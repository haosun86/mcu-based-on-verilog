==> flow/design.v <==
module peak_ifu
(
rst_n,
clk,
imem_ifu_req_ack,
ifu_imem_req,
ifu_imem_addr,
imem_ifu_rdata,
imem_ifu_resp,
dpu_ifu_new_pc_req,
dpu_ifu_new_pc,
dpu_ifu_stop_fetch,
ifu_dpu_imem_txns_pending,
dpu_ifu_rdy,
ifu_dpu_instr,
ifu_dpu_imem_err,
ifu_dpu_err_rvi_hi,
ifu_dpu_instr_vld
);
input         rst_n;
input         clk;
input         imem_ifu_req_ack;
output        ifu_imem_req;
output[31:0]  ifu_imem_addr;
input[31:0]   imem_ifu_rdata;
input[1:0]    imem_ifu_resp;
input         dpu_ifu_new_pc_req;
input[31:0]   dpu_ifu_new_pc;
input         dpu_ifu_stop_fetch; 
output        ifu_dpu_imem_txns_pending;   
input         dpu_ifu_rdy; 
output[31:0]  ifu_dpu_instr; 
output        ifu_dpu_imem_err;  
output        ifu_dpu_err_rvi_hi; 
output[1:0]   ifu_dpu_instr_vld; 
localparam PEAK_IFU_Q_SIZE_WORD     = 2;
localparam PEAK_IFU_Q_SIZE_HALF     = PEAK_IFU_Q_SIZE_WORD * 2;
localparam PEAK_TXN_CNT_W           = 3;
localparam PEAK_IFU_QUEUE_ADR_W     = $clog2(PEAK_IFU_Q_SIZE_HALF);
localparam PEAK_IFU_QUEUE_PTR_W     = PEAK_IFU_QUEUE_ADR_W + 1;
localparam PEAK_IFU_Q_FREE_H_W      = $clog2(PEAK_IFU_Q_SIZE_HALF + 1);
localparam PEAK_IFU_Q_FREE_W_W      = $clog2(PEAK_IFU_Q_SIZE_WORD + 1);
localparam PEAK_FSM_IDLE            = 1'b0;
localparam PEAK_FSM_FETCH           = 1'b1;
localparam PEAK_WR_NONE             = 2'h0;  
localparam PEAK_WE_RDATA_FULL       = 2'h1;  
localparam PEAK_WE_RDATA_HI         = 2'h2;  
localparam PEAK_RE_NONE             = 2'h0;  
localparam PEAK_RE_HALFWORD         = 2'h1;  
localparam PEAK_RE_WORD             = 2'h2;  
localparam PEAK_RVI_PART2           = 1'b0;  
localparam PEAK_OTHER               = 1'b1;
localparam PEAK_RDATA_NONE             = 3'h0;  
localparam PEAK_RDATA_RVI_HI_RVI_LO    = 3'h1;  
localparam PEAK_RDATA_RVC_RVC          = 3'h2;                                 
localparam PEAK_RDATA_RVI_LO_RVC       = 3'h3;                                 
localparam PEAK_RDATA_RVC_RVI_HI       = 3'h4;                                 
localparam PEAK_RDATA_RVI_LO_RVI_HI    = 3'h5;                                 
localparam PEAK_RDATA_RVC_NV           = 3'h6;  
localparam PEAK_RDATA_RVI_LO_NV        = 3'h7;  
reg                         fsm;
reg [31:2]                  imem_addr_r;
wire[31:2]                  imem_addr_r_new;
reg[PEAK_TXN_CNT_W-1:0]     num_txns_pending; 
wire[PEAK_TXN_CNT_W-1:0]    num_txns_pending_new;
reg[PEAK_TXN_CNT_W-1:0]     discard_resp_cnt; 
wire[PEAK_TXN_CNT_W-1:0]    discard_resp_cnt_new;
wire                        discard_resp;
wire[PEAK_TXN_CNT_W-1:0]    num_vd_txns_pending;
wire                        num_txns_pending_full;
wire                        imem_resp_ok;
wire                        imem_resp_er;
wire                        imem_resp_vd;
reg                         new_pc_unaligned;
wire                             q_empty;
wire                             q_flush;
reg[PEAK_IFU_QUEUE_PTR_W-1:0]    q_rptr;
wire[PEAK_IFU_QUEUE_PTR_W-1:0]   q_rptr_next;
reg[PEAK_IFU_QUEUE_PTR_W-1:0]    q_wptr;
wire[PEAK_IFU_QUEUE_PTR_W-1:0]   q_wptr_next;
wire[PEAK_IFU_Q_FREE_H_W-1:0]    q_ocpd_h; 
wire[PEAK_IFU_Q_FREE_H_W-1:0]    q_free_h_next;
wire[PEAK_IFU_Q_FREE_W_W-1:0]    q_free_w_next; 
reg[15:0]  q_data0;
reg[15:0]  q_data1;
reg[15:0]  q_data2;
reg[15:0]  q_data3;
reg        q_err0;
reg        q_err1;
reg        q_err2;
reg        q_err3;
wire[1:0]  q_re; 
wire[1:0]  q_we; 
wire       q_head_rvc; 
wire       q_head_rvi; 
wire[15:0] q_data_head;
wire[15:0] q_data_next;
wire       q_err_head;
wire       q_err_next;
reg   rdata_curr;
wire  rdata_next;
reg[2:0] rdata_ident; 
assign q_empty          = (q_rptr == q_wptr);
assign q_flush          = new_pc_req | stop_fetch;
assign q_ocpd_h         = PEAK_IFU_Q_FREE_H_W'(q_wptr - q_rptr);
assign q_free_h_next    = PEAK_IFU_Q_FREE_H_W'(PEAK_IFU_Q_SIZE_HALF - (q_wptr - q_rptr_next));
assign q_free_w_next    = PEAK_IFU_Q_FREE_W_W'(q_free_h_next >> 1'b1);
assign q_head_rvi       = &(q_data_head[1:0]);
assign q_head_rvc       = ~q_head_rvi;
assign q_snd_rvc        = ~(&q_data_next[1:0]);
assign q_data_head      = q_data [PEAK_IFU_QUEUE_ADR_W'(q_rptr)];
assign q_data_next      = q_data [PEAK_IFU_QUEUE_ADR_W'(q_rptr + 1'b1)];
assign q_err_head       = q_err  [PEAK_IFU_QUEUE_ADR_W'(q_rptr)];
assign q_err_next       = q_err  [PEAK_IFU_QUEUE_ADR_W'(q_rptr + 1'b1)];
always @ (*) begin
    q_re = PEAK_RE_NONE;
    if (~q_empty & ifu_dpu_instr_vld & dpu_ifu_rdy) begin
        if (q_head_rvc | q_err_head) begin
            q_re = PEAK_RE_HALFWORD;
        end else begin
            q_re = PEAK_RE_WORD;
        end
    end
end
always @ (*) begin
    q_we = PEAK_WE_NONE;
    if (~discard_resp) begin
        if (imem_resp_ok) begin
            case (rdata_ident)
                PEAK_RDATA_NONE             : q_we = PEAK_WE_NONE;
                PEAK_RDATA_RVC_NV,
                PEAK_RDATA_RVI_LO_NV        : q_we = PEAK_WE_RDATA_HI;
                default                     : q_we = PEAK_WE_RDATA_FULL;
            endcase  
        end else if (imem_resp_er) begin
            q_we = PEAK_WE_RDATA_FULL;
        end  
    end  
end
always @ (*) begin
    q_rptr_next = q_rptr;
    q_wptr_next = q_wptr;
    if ((q_we == PEAK_WE_RDATA_HI) | (q_we == PEAK_WE_RDATA_FULL)) begin
        q_wptr_next = q_wptr + ((q_we == PEAK_WE_RDATA_FULL) ? 2'd2 : 1'b1);
    end
    if ((q_re == PEAK_RE_WORD) | (q_re == PEAK_RE_HALFWORD)) begin
        q_rptr_next = q_rptr + ((q_re == PEAK_RE_WORD) ? 2'd2 : 1'b1);
    end
end
always @ (posedge clk or negedge rst_n) begin
    if (~rst_n) begin
        q_rptr  <= 'h0;
        q_wptr  <= 'h0;
    end else begin
        if (q_flush) begin
            q_rptr  <= 'h0;
            q_wptr  <= 'h0;
        end else begin
            if ((q_we == PEAK_WE_RDATA_HI) | (q_we == PEAK_WE_RDATA_FULL)) begin
                q_wptr  <= q_wptr_next;
            end
            if ((q_re == PEAK_RE_WORD) | (q_re == PEAK_RE_HALFWORD)) begin
                q_rptr  <= q_rptr_next;
            end
        end
    end
end
wire q_data0_sel_lo = ((q_we == 2'h2) & (q_wptr == 2'h0));
wire q_data0_sel_hi = ((q_we == 2'h1) & (q_wptr == 2'h0)) ||
	              ((q_we == 2'h2) & (q_wptr == 2'h3));
wire q_data0_we = q_data0_sel_lo |
	          q_data0_sel_hi;
always @ (posedge clk) begin
    if(q_data0_we) begin
        q_data0 <= q_data0_sel_lo ? imem_rdata[15:0] : imem_rdata[31:16];
	q_err0  <= imem_resp_er;
    end
end
wire q_data1_sel_lo = ((q_we == 2'h2) & (q_wptr == 2'h1));
wire q_data1_sel_hi = ((q_we == 2'h1) & (q_wptr == 2'h1)) ||
	              ((q_we == 2'h2) & (q_wptr == 2'h0));
wire q_data1_we = q_data1_sel_lo |
	          q_data1_sel_hi;
always @ (posedge clk) begin
    if(q_data1_we) begin
        q_data1 <= q_data1_sel_lo ? imem_rdata[15:0] : imem_rdata[31:16];
	q_err1  <= imem_resp_er;
    end
end
wire q_data2_sel_lo = ((q_we == 2'h2) & (q_wptr == 2'h2));
wire q_data2_sel_hi = ((q_we == 2'h1) & (q_wptr == 2'h2)) ||
	              ((q_we == 2'h2) & (q_wptr == 2'h1));
wire q_data2_we = q_data2_sel_lo |
	          q_data2_sel_hi;
always @ (posedge clk) begin
    if(q_data2_we) begin
        q_data2 <= q_data2_sel_lo ? imem_rdata[15:0] : imem_rdata[31:16];
	q_err2  <= imem_resp_er;
    end
end
wire q_data3_sel_lo = ((q_we == 2'h2) & (q_wptr == 2'h3));
wire q_data3_sel_hi = ((q_we == 2'h1) & (q_wptr == 2'h3)) ||
	              ((q_we == 2'h2) & (q_wptr == 2'h2));
wire q_data3_we = q_data3_sel_lo |
	          q_data3_sel_hi;
always @ (posedge clk) begin
    if(q_data3_we) begin
        q_data3 <= q_data3_sel_lo ? imem_rdata[15:0] : imem_rdata[31:16];
	q_err3  <= imem_resp_er;
    end
end
always @ (*) begin
    rdata_ident = PEAK_RDATA_NONE;
    if (imem_resp_ok & ~discard_resp) begin
        if (new_pc_unaligned) begin
            if (&imem_rdata[17:16]) begin
                rdata_ident = PEAK_RDATA_RVI_LO_NV;
            end else begin
                rdata_ident = PEAK_RDATA_RVC_NV;
            end
        end else begin  
            if (rdata_curr == PEAK_RVI_PART2) begin
                if (&imem_rdata[17:16]) begin
                    rdata_ident = PEAK_RDATA_RVI_LO_RVI_HI;
                end else begin
                    rdata_ident = PEAK_RDATA_RVC_RVI_HI;
                end
            end else begin  
                casez ({&imem_rdata[17:16], &imem_rdata[1:0]})
                    2'b?1   : rdata_ident   = PEAK_RDATA_RVI_HI_RVI_LO;
                    2'b00   : rdata_ident   = PEAK_RDATA_RVC_RVC;
                    2'b10   : rdata_ident   = PEAK_RDATA_RVI_LO_RVC;
                endcase
            end  
        end  
    end  
end
assign rdata_next   =   ( (rdata_ident == PEAK_RDATA_RVI_LO_NV)
                        | (rdata_ident == PEAK_RDATA_RVI_LO_RVI_HI)
                        | (rdata_ident == PEAK_RDATA_RVI_LO_RVC) ) ? PEAK_RVI_PART2 : PEAK_OTHER;
always @(posedge clk or negedge rst_n) begin
    if (~rst_n) begin
        rdata_curr  <= PEAK_OTHER;
    end else begin
        if (new_pc_req) begin
            rdata_curr  <= PEAK_OTHER;
        end else if (imem_resp_vd) begin
            rdata_curr  <= rdata_next;
        end
    end
end
assign imem_req = (new_pc_req & ~num_txns_pending_full & ~stop_fetch) |
(
    (fsm == PEAK_FSM_FETCH) &
    ~num_txns_pending_full &
    (PEAK_TXN_CNT_W'(q_free_w_next) > num_vd_txns_pending)
);
assign imem_addr                = {(new_pc_req ? new_pc[31:2] : imem_addr_r), 2'b00};
assign imem_resp_er             = (imem_resp == PEAK_MEM_RESP_RDY_ER);
assign imem_resp_ok             = (imem_resp == PEAK_MEM_RESP_RDY_OK);
assign imem_resp_vd             = (imem_resp_ok | imem_resp_er) & ~discard_resp;
assign num_txns_pending_full    = &num_txns_pending & 
                                  ~imem_resp_vd;  
assign imem_txns_pending        = |num_txns_pending;
assign imem_addr_r_new = (new_pc_req ? new_pc[31:2] : imem_addr_r) + 1'b1;
always @(posedge clk or negedge rst_n) begin
    if (~rst_n) begin
        imem_addr_r <= 30'h0;
    end else begin
        if (imem_req & imem_req_ack) begin
            if (new_pc_req) begin
                imem_addr_r <= imem_addr_r_new;
            end else begin
                imem_addr_r[5:2] <= imem_addr_r_new[5:2];
                if (&imem_addr_r[5:2]) begin
                    imem_addr_r[31:6] <= imem_addr_r_new[31:6];
                end
            end
        end else if (new_pc_req) begin
            imem_addr_r <= new_pc[31:2];
        end
    end
end
assign num_txns_pending_new = num_txns_pending + (imem_req & imem_req_ack) - (imem_resp_ok | imem_resp_er);
always @(posedge clk or negedge rst_n) begin
    if (~rst_n) begin
        num_txns_pending <= '0;
    end else if ((imem_req & imem_req_ack) ^ (imem_resp_ok | imem_resp_er)) begin
        num_txns_pending <= num_txns_pending_new;
    end
end
always @ (*) begin
    if (new_pc_req) begin
        discard_resp_cnt_new = num_txns_pending_new - (imem_req & imem_req_ack);
    end else if (imem_resp_er & ~discard_resp) begin
        discard_resp_cnt_new = num_txns_pending_new;
    end else begin
        discard_resp_cnt_new = discard_resp_cnt - 1'b1;
    end
end
always @(posedge clk or negedge rst_n) begin
    if (~rst_n) begin
        discard_resp_cnt <= 3'h0;
    end else if (new_pc_req | imem_resp_er | (imem_resp_ok & discard_resp)) begin
        discard_resp_cnt <= discard_resp_cnt_new;
    end
end
assign num_vd_txns_pending  = num_txns_pending - discard_resp_cnt;
assign discard_resp         = |discard_resp_cnt;
reg nxt_fsm;
always @ (*) begin
  nxt_fsm = fsm;
  case (fsm)
      PEAK_FSM_IDLE:
      begin
          if (new_pc_req & ~stop_fetch) begin
              nxt_fsm = PEAK_FSM_FETCH;
          end
      end
      PEAK_FSM_FETCH: 
      begin
          if (stop_fetch | (imem_resp_er & ~discard_resp & ~new_pc_req)) begin
              nxt_fsm <= PEAK_FSM_IDLE;
          end
      end
  endcase 
end
always @ (posedge clk or negedge rst_n) begin
    if(rst_n == 1'b0) begin
        fsm <= PEAK_FSM_IDLE;
    end
    else begin
	fsm <= nxt_fsm;
    end
end
always @(posedge clk or negedge rst_n) begin
    if (~rst_n) begin
        new_pc_unaligned    <= 1'b0;
    end else begin
        if (new_pc_req) begin
            new_pc_unaligned    <= new_pc[1];
        end else if (imem_resp_vd) begin
            new_pc_unaligned    <= 1'b0;
        end
    end
end
reg       ifu_dpu_imem_err;
reg       ifu_dpu_err_rvi_hi;
reg[1:0]  ifu_dpu_instr_vld;
always @ (*) begin
    ifu_dpu_instr_vld          = 1'b0;
    ifu_dpu_imem_err    = 1'b0;
    ifu_dpu_err_rvi_hi  = 1'b0;
    if (~q_empty) begin
        if (q_ocpd_h == 2'h1) begin
            ifu_dpu_instr_vld[1:0]     = {1'b0, q_head_rvc | q_err_head};
            ifu_dpu_imem_err    = q_err_head;
        end else begin          
            ifu_dpu_instr_vld          = {q_head_rvc & q_snd_rvc, 1'b1};
            ifu_dpu_imem_err    = q_err_head ? 1'b1 : (q_head_rvi & q_err_next);
            ifu_dpu_err_rvi_hi  = ~q_err_head & q_head_rvi & q_err_next;
        end
    end 
end
assign  ifu_dpu_instr = q_head_rvc & ~q_snd_rvc  ? {16'h0, q_data_head}: 
                                                   {q_data_next, q_data_head};
endmodule
## Tool chain data of peak_ifu

Tool output for the design above, in the order of the flow.
Line numbers count from 1 in the design file above.
Operators carry their Yosys type and port widths (W data, S select, Z words).
Library cell names are shortened.
The mark n/a stands for no value.

- Design top: peak_ifu
- Clock port: clk
- Library: sky130hd
- Library corner: tt_025C_1v80

## Word-level counts

Counts by Yosys on the flattened word-level netlist (proc, flatten, opt, wreduce; memories kept). Register bits leave out memories and registers merged into their read ports (data or address). Print and check cells are left out.

- Clocked read ports x word width: 0
- Bits in registers: 15
- Latch bits: 0
- Bits in read-only memories: 0
- Bits in writable memories: 0
- Memories: 0
- Output and inout bits: 70
- Elaborated cells: 106

- Mux-type cells: 30
- $mul: 0
- Eq/ne operators: 12
- Shift operators: 3
- Bitwise logic cells: 34
- Divide/modulo/power cells: 0
- Add/sub/neg operators: 11
- $lt $le $gt $ge: 1
- Reductions and logical operators: 8

Operators by type and width:

| cell | number |
|---|---|
| $mux W3 | 10 |
| $and A1 B1 Y1 | 13 |
| $mux W1 | 12 |
| $mux W2 | 6 |
| $or A1 B1 Y1 | 11 |
| $sub A3 B3 Y3 | 3 |
| $eq A3 B3 Y1 const B | 3 |
| $reduce_bool A2 Y1 | 4 |
| $shiftx A1 B2 Y1 | 3 |
| $not A1 Y1 | 6 |
| $sub A3 B1 Y3 | 2 |
| $add A3 B2 Y3 | 2 |
| $eq A2 B1 Y1 const B | 2 |
| $eq A2 B2 Y1 const B | 2 |
| $pmux W2 S2 | 1 |
| $gt A2 B3 Y1 | 1 |
| $sub A3 B1 Y3 const B | 1 |
| $eq A3 B1 Y1 const B | 1 |
| $eq A3 B2 Y1 const B | 1 |
| $add A3 B3 Y3 | 1 |
| $sub A3 B3 Y3 const A | 1 |
| $eq A3 B3 Y1 | 1 |
| $logic_not A3 Y1 | 1 |
| $reduce_and A3 Y1 | 1 |
| $reduce_or A3 Y1 | 1 |
| $eq A1 B1 Y1 | 2 |
| $not A1 Y2 | 1 |
| $add A2 B1 Y2 const B | 1 |

Not listed: further kinds 5, cells in them 5.

## Longest topological paths

Longest topological path by Yosys (ltp), each cell counted once; first at word level (registers and memories cut), then after technology mapping (sequential cells cut; the memories' decode and read muxes count).

- Depth in word-level cells: 22
- ABC_AREA: 1
- Depth in mapped cells: 7
- Depth with buffers taken out: 7

## Netlist

The flow's flattened synthesis, as Yosys stat reports it; memories are mapped. The netlist is that of the ABC_AREA named above (0 if unset); the other value can give another one.

Cells by type:

| cell | number | area in all (um^2) |
|---|---|---|
| buf_4 | 68 | 510.49 |
| dfrtp_1 | 3 | 75.072 |
| ha_1 | 3 | 37.536 |
| inv_1 | 5 | 18.768 |
| nand2_1 | 5 | 18.768 |
| o21ai_0 | 2 | 10.01 |
| nand4_1 | 1 | 6.256 |
| nor2_2 | 1 | 6.256 |
| a21oi_1 | 1 | 5.005 |
| nand3_1 | 1 | 5.005 |
| conb_1 | 1 | 3.754 |
| inv_2 | 1 | 3.754 |

- Mapped area: 0.0007007 mm^2
- Mapped cells: 92
- Sequential part of the area: 0.0000751 mm^2
- Flip-flop cells: 3

## Worst setup path after synthesis

Path of least setup slack by OpenSTA after synthesis, without wires, with an ideal clock, recovery checks aside; 20% of the period is set as input and as output delay. Where synthesis merged equal registers, the netlist keeps one of their names.

- Kind: flip-flop to output port
- From: register q_rptr[1]
- To: output ifu_dpu_instr_vld[1]
- Setup slack: 215 ps
- Required time: 1264 ps
- Buffers on the path: 0
- Arrival: 1049 ps
- Period: 1580 ps
- Stages: 6
- Path delay: 1049 ps
- Period reached after synthesis: 1365 ps

"path delay" = arrival - input delay + setup time.
A path that ends at an output port has no setup time.
"stages": output pins that drive a net of the path, with the launching flip-flop's if there is one; two outputs of one cell count as two.
"period reached after synthesis" = period - worst setup slack (recovery checks aside). The figure is calculated, with input and output delays left at 20% of the set period.
Between the ends stands the longest chain of elaborated cells between them, by number of cells; it is not shown to be the way that was timed. Of several equally long chains one is given.
Each line given opens the expression or statement behind the cell; cells for indexed reads and writes are added by Yosys, which also makes memories of some case tables.
At most two assigning lines are given for a register; there are more.

- Path through: dfrtp_1 -> inv_1 -> ha_1 -> ha_1 -> inv_1 -> a21oi_1
- Cells in the longest elaborated chain: 4
- Elaborated cells between the ends (all ways): 5
- Those cells by class: add/sub: 1; eq/ne: 2; mux: 2

Ends and longest elaborated chain, post-synthesis:

| item | line | text |
|---|---|---|
| start: declaration | 77 | `reg[PEAK_IFU_QUEUE_PTR_W-1:0]    q_rptr;` |
| start: assignment | 152 | `q_rptr  <= 'h0;` |
| start: assignment | 163 | `q_rptr  <= q_rptr_next;` |
| $sub A3 B3 Y3 | 105 | `assign q_ocpd_h         = PEAK_IFU_Q_FREE_H_W'(q_wptr - q_rptr);` |
| $eq A3 B1 Y1 | 355 | `if (q_ocpd_h == 2'h1) begin` |
| $mux W2 | 355 |  |
| $mux W2 | 354 | `if (~q_empty) begin` |
| end: declaration | 35 | `output[1:0]   ifu_dpu_instr_vld;` |

## Worst path after layout

From the final timing report of run B: the path of least setup slack in the routed layout; clock arrival at registers is part of the times.
The path's times are printed in steps of 10 ps; the period is the one set.

- Kind: flip-flop to output port
- From: register q_rptr[0]
- To: output ifu_dpu_instr_vld[1]
- Required time: 660 ps
- Setup slack: -670 ps
- Buffers on the path: 1
- Arrival: 1330 ps
- Period: 825 ps
- Stages: 7

Between the ends stands the longest chain of elaborated cells between them, by number of cells; it is not shown to be the way that was timed. Of several equally long chains one is given.
At most two assigning lines are given for a register; there are more.

- Path through: dfrtp_1 -> inv_2 -> ha_4 -> ha_4 -> inv_2 -> a21oi_2 -> buf_2
- Cells in the longest elaborated chain: 4
- Elaborated cells between the ends (all ways): 5
- Those cells by class: add/sub: 1; eq/ne: 2; mux: 2

Ends and longest elaborated chain, after layout:

| item | line | text |
|---|---|---|
| start: declaration | 77 | `reg[PEAK_IFU_QUEUE_PTR_W-1:0]    q_rptr;` |
| start: assignment | 152 | `q_rptr  <= 'h0;` |
| start: assignment | 163 | `q_rptr  <= q_rptr_next;` |
| $sub A3 B3 Y3 | 105 | `assign q_ocpd_h         = PEAK_IFU_Q_FREE_H_W'(q_wptr - q_rptr);` |
| $eq A3 B1 Y1 | 355 | `if (q_ocpd_h == 2'h1) begin` |
| $mux W2 | 355 |  |
| $mux W2 | 354 | `if (~q_empty) begin` |
| end: declaration | 35 | `output[1:0]   ifu_dpu_instr_vld;` |

==> results <==
Below are 2 stored runs of the flow (Yosys, OpenROAD; platform sky130hd) on peak_ifu, each with its settings and what was measured, unordered. Constraints: input delay and output delay 20% of the set period each, output load 0.01 pF.
"clock period reached" means the clock period less the worst setup slack. The figure is calculated, with input and output delays left at 20% of the set period.
"critical path time" means the part of the period allowed to the worst setup path (the constraints hold back 20% at inputs and 20% at outputs) less its slack; where the path has registers, the arrival times of their clocks count too.
By "total power of the final layout" is meant OpenSTA's value without simulated activity: inputs other than the clock are taken to toggle once in ten clock periods, and the tool carries that through the logic.
"critical path time" is known to 10 ps.
Settings: n/a = not set for that run.
Among the results, n/a means that no value is shown for the run.

| setting or result | run A | run B |
|---|---|---|
| period_ns | 2.06 | 0.825 |
| CORE_UTILIZATION | 44 | 25 |
| PLACE_DENSITY | 0.71 | n/a |
| CORE_ASPECT_RATIO | 0.81 | 0.61 |
| CELL_PAD_IN_SITES_GLOBAL_PLACEMENT | 2 | n/a |
| ABC_AREA | 1 | 1 |
| SLEW_MARGIN | 0 | 20 |
| MIN_ROUTING_LAYER | met2 | n/a |
| CAP_MARGIN | 20 | 20 |
| CORE_MARGIN | 2 | 6 |
| PLACE_DENSITY_LB_ADDON | n/a | 0.17 |
| GPL_TIMING_DRIVEN | n/a | 1 |
| critical path time (ps) | n/a | 1330 |
| worst setup path kind | n/a | flip-flop to output port |
| synthesis area (mm^2) | n/a | 0.0007007 |
| area inside the die boundary (mm^2) | n/a | 0.0042565 |
| utilization of the finished layout | n/a | 0.258 |
| summed negative setup slack (ps) | n/a | -2167 |
| clock period reached (ps) | n/a | 1490 |
| total power of the final layout (mW) | n/a | 1.880 |
| lowest setup slack (ps) | n/a | -665 |
| std-cell area (final layout) (mm^2) | n/a | 0.0006606 |

Run A: did not finish, placement stopped with GPL-0301
